==> flow/design.v <==
module add_serial(a, b, clk, rst, en, out);
  input   [7:0] a, b;
  input   clk, rst, en;
  output  [7:0] out;
  wire  [7:0] a, b;
  wire  clk, rst, en;
  reg   [7:0] out;
  reg   [7:0] a_reg, b_reg;
  reg   carry;
  wire  sum;
  reg   [2:0] count;
  parameter [1:0] IDLE  = 2'd0;
  parameter [1:0] ADD   = 2'd1;
  parameter [1:0] DONE  = 2'd2;
  reg [1:0] state;
  always @(posedge clk or posedge rst) begin
    if (rst) state <= IDLE;
    else
      case (state)
        IDLE: state <= (en) ? ADD : IDLE;
        ADD:  state <= (count == 7) ? DONE : ADD;
        DONE: state <= (en) ? IDLE : DONE;
      endcase
  end
  always @(posedge clk or posedge rst) begin
    if (rst) begin
      out <= 0;
      a_reg <= 0;
      b_reg <= 0;
      carry <= 0;
      count <= 0;
    end else begin
      case(state)
        IDLE: begin
          if (en) begin
            out <= 0;
            a_reg <= a;
            b_reg <= b;
            carry <= 0;
            count <= 0;
          end
        end
        ADD: begin
          a_reg <= a_reg >> 1;
          b_reg <= b_reg >> 1;
          carry <= (a_reg[0]&b_reg[0]) | (a_reg[0]&carry) | (b_reg[0]&carry);
          out <= {sum, out[7:1]};
          count <= count + 1;
        end
      endcase
    end
  end
  assign sum = a_reg[0] ^ b_reg[0] ^ carry;
endmodule
Step by step through the tools: add_serial --
What the tools print for add_serial, step after step. Lines are those of the file above, counted from 1. Library cell names are shortened. Not given: --
Set-up: design top add_serial, clock port clk, library sky130hd, corner tt_025C_1v80

After elaboration --
Source: Yosys, flattened and elaborated, memories not mapped. Widths are those after wreduce. Registers that Yosys merges into a memory's read port (data or address) are not register bits. Print and check cells do not count. Equal cells are merged and count once.
Bit counts: register bits after elaboration 30, output and inout port bits 8, elaborated cells 36
Operators by class: add/sub/neg operators 1, eq/ne operators 4, multiplexer cells 14, bitwise gates (word level) 7, reductions and logical operators 4
Operator list (count):
- 8-bit parallel mux with 2-bit select | 3
- 8-bit two-way mux | 3
- 3-bit parallel mux with 2-bit select | 1
- 2-bit parallel mux with 3-bit select | 1
- 2-bit two-way mux | 2
- 1-bit AND | 3
- 3-bit by 1-bit adder with 3-bit output with constant B | 1
- 3-bit equality test with constant B | 1
- 3-bit nonzero test | 1
- 3-bit two-way mux | 1
- 1-bit bitwise OR | 2
- 1-bit XOR | 2
- 2-bit by 1-bit equality test with 1-bit output with constant B | 1
- 2-bit equality test with constant B | 1
- 2-bit inequality test with constant B | 1
- 2-bit zero test | 1
- 2-bit AND reduction | 1
- 2-bit nonzero test | 1
- 1-bit parallel mux with 2-bit select | 1
- 1-bit two-way mux | 2

Longest topological paths --
Yosys ltp: most cells in a row. Word level: on the elaborated netlist, between registers, memories and ports. Mapped: between sequential cells and ports; inverters and the memories' decode and read muxes count.
Depth: depth in word-level cells 4, ABC_AREA 1, gate-level depth with buffers 7

Mapped cells and area --
The flow's flattened synthesis, as Yosys stat reports it; memories are mapped. The netlist is that of the ABC_AREA named above (0 if unset); the other value can give another one. The area totals of this step are shown rounded.
Mapped netlist: cell count 187, chip area (Yosys) 1520 um^2, sequential part of the area 777 um^2, flip-flops 31, buffer cells 12
Cell types:
- dfrtp_1 | count 30, total area 750.72 um^2
- nand2_1 | count 88, total area 330.317 um^2
- nand3_1 | count 41, total area 205.197 um^2
- buf_6 | count 6, total area 67.565 um^2
- dfstp_2 | count 1, total area 26.275 um^2
- buf_2 | count 5, total area 25.024 um^2
- ha_1 | count 2, total area 25.024 um^2
- fa_1 | count 1, total area 20.019 um^2
- inv_1 | count 5, total area 18.768 um^2
- o21ai_0 | count 3, total area 15.014 um^2
- nand2_4 | count 1, total area 11.261 um^2
- buf_4 | count 1, total area 7.507 um^2
- nand2_2 | count 1, total area 6.256 um^2
- inv_2 | count 1, total area 3.754 um^2
- nor2_1 | count 1, total area 3.754 um^2

Path before layout --
Path of least setup slack by OpenSTA after synthesis, without wires, with an ideal clock, recovery checks aside; 20% of the period is set as input and as output delay. Where synthesis merged equal registers, the netlist keeps one of their names.
Timing path after synthesis: path type reg-to-reg, start point reg a_reg[0], end point reg out[7], clock period 1.51 ns, time at the first pin 0.000 ns, arrival 1.030 ns, required time 1.445 ns, slack 0.415 ns, delay of the path 1.095 ns, stages on the path 4, synthesis period reached 1.095 ns
"delay of the path" is the arrival time less input delay plus setup time. "stages on the path" counts driving pins, that of a launching flip-flop among them; a cell with two outputs on the path counts twice. "synthesis period reached" = period - worst setup slack (recovery checks aside). The figure is calculated, with input and output delays left at 20% of the set period. Between the ends stands the longest chain of elaborated cells between them, by number of cells; it is not shown to be the way that was timed. Of several equally long chains one is given. Each line given opens the expression or statement behind the cell; cells for indexed reads and writes are added by Yosys, which also makes memories of some case tables. A register here has more assigning lines than the two given.
On the way, after synthesis: cell sequence dfrtp_1 -> fa_1 -> nand3_1 -> nand2_1, length of the longest elaborated chain 3, elaborated cells on any way between the ends 3, RTL lines with such cells 2, classes of those cells mux: 1; logic: 2
RTL lines, path after synthesis:
- from (decl) | line 8 | reg   [7:0] a_reg, b_reg;
- from (assign) | line 37 | a_reg <= a;
- from (assign) | line 44 | a_reg <= a_reg >> 1;
- 1-bit XOR (2 in a row) | line 53 | assign sum = a_reg[0] ^ b_reg[0] ^ carry;
- 8-bit parallel mux with 2-bit select | line 33 | case(state)
- to (assign) | line 36 | out <= 0;
- to (assign) | line 47 | out <= {sum, out[7:1]};
- to (decl) | line 4 | output  [7:0] out;

Memo
Re: implementation data of add_serial

Design add_serial on sky130hd. What follows are 2 stored runs of the flow, each under its own settings; their order means nothing. The constraints put input and output delay at 20% of the set period each and load the outputs with 0.01 pF.

[flow run 1] flow files
==> flow/run.sh <==
#!/bin/bash
# the make line also repeats the synthesis and layout settings of config.mk as NAME=value (left out here)
make -C /OpenROAD-flow-scripts/flow DESIGN_CONFIG=/design/flow/config.mk WORK_HOME=/design/flow/orfs CLKGATE_MAP_FILE= finish
==> flow/config.mk <==
export PLATFORM = sky130hd
export DESIGN_NAME = add_serial
export DESIGN_NICKNAME = add_serial
export VERILOG_FILES = /design/flow/design.v
export SDC_FILE = /design/flow/constraint.sdc
export NUM_CORES = 4
export LEC_CHECK = 0
export ABC_AREA = 1
export CAP_MARGIN = 10
export CELL_PAD_IN_SITES_DETAIL_PLACEMENT = 2
export CELL_PAD_IN_SITES_GLOBAL_PLACEMENT = 0
export CORE_ASPECT_RATIO = 0.86
export CORE_MARGIN = 10
export CORE_UTILIZATION = 47
export CTS_CLUSTER_SIZE = 69
export MAX_ROUTING_LAYER = met4
export MIN_ROUTING_LAYER = met2
export PLACE_DENSITY_LB_ADDON = 0.11
export SETUP_SLACK_MARGIN = 0.37
export SLEW_MARGIN = 20
==> flow/constraint.sdc <==
create_clock -name core_clock -period 1.49 [get_ports {clk}]
set_input_delay 0.2980 -clock core_clock [delete_from_list [all_inputs] [get_ports {clk}]]
set_output_delay 0.2980 -clock core_clock [all_outputs]
set_load 0.01 [all_outputs]

[flow run 1] result: did not finish, placement stopped with DPL-0033

[flow run 2] flow files
==> flow/run.sh <==
#!/bin/bash
# the make line also repeats the synthesis and layout settings of config.mk as NAME=value (left out here)
make -C /OpenROAD-flow-scripts/flow DESIGN_CONFIG=/design/flow/config.mk WORK_HOME=/design/flow/orfs CLKGATE_MAP_FILE= finish
==> flow/config.mk <==
export PLATFORM = sky130hd
export DESIGN_NAME = add_serial
export DESIGN_NICKNAME = add_serial
export VERILOG_FILES = /design/flow/design.v
export SDC_FILE = /design/flow/constraint.sdc
export NUM_CORES = 4
export LEC_CHECK = 0
export ABC_AREA = 0
export CAP_MARGIN = 35
export CELL_PAD_IN_SITES_DETAIL_PLACEMENT = 2
export CORE_MARGIN = 2
export CORE_UTILIZATION = 49
export GPL_ROUTABILITY_DRIVEN = 1
export PLACE_DENSITY = 0.49
export SLEW_MARGIN = 20
==> flow/constraint.sdc <==
create_clock -name core_clock -period 0.992 [get_ports {clk}]
set_input_delay 0.1984 -clock core_clock [delete_from_list [all_inputs] [get_ports {clk}]]
set_output_delay 0.1984 -clock core_clock [all_outputs]
set_load 0.01 [all_outputs]

[flow run 2] result: did not finish, placement stopped with DPL-0033
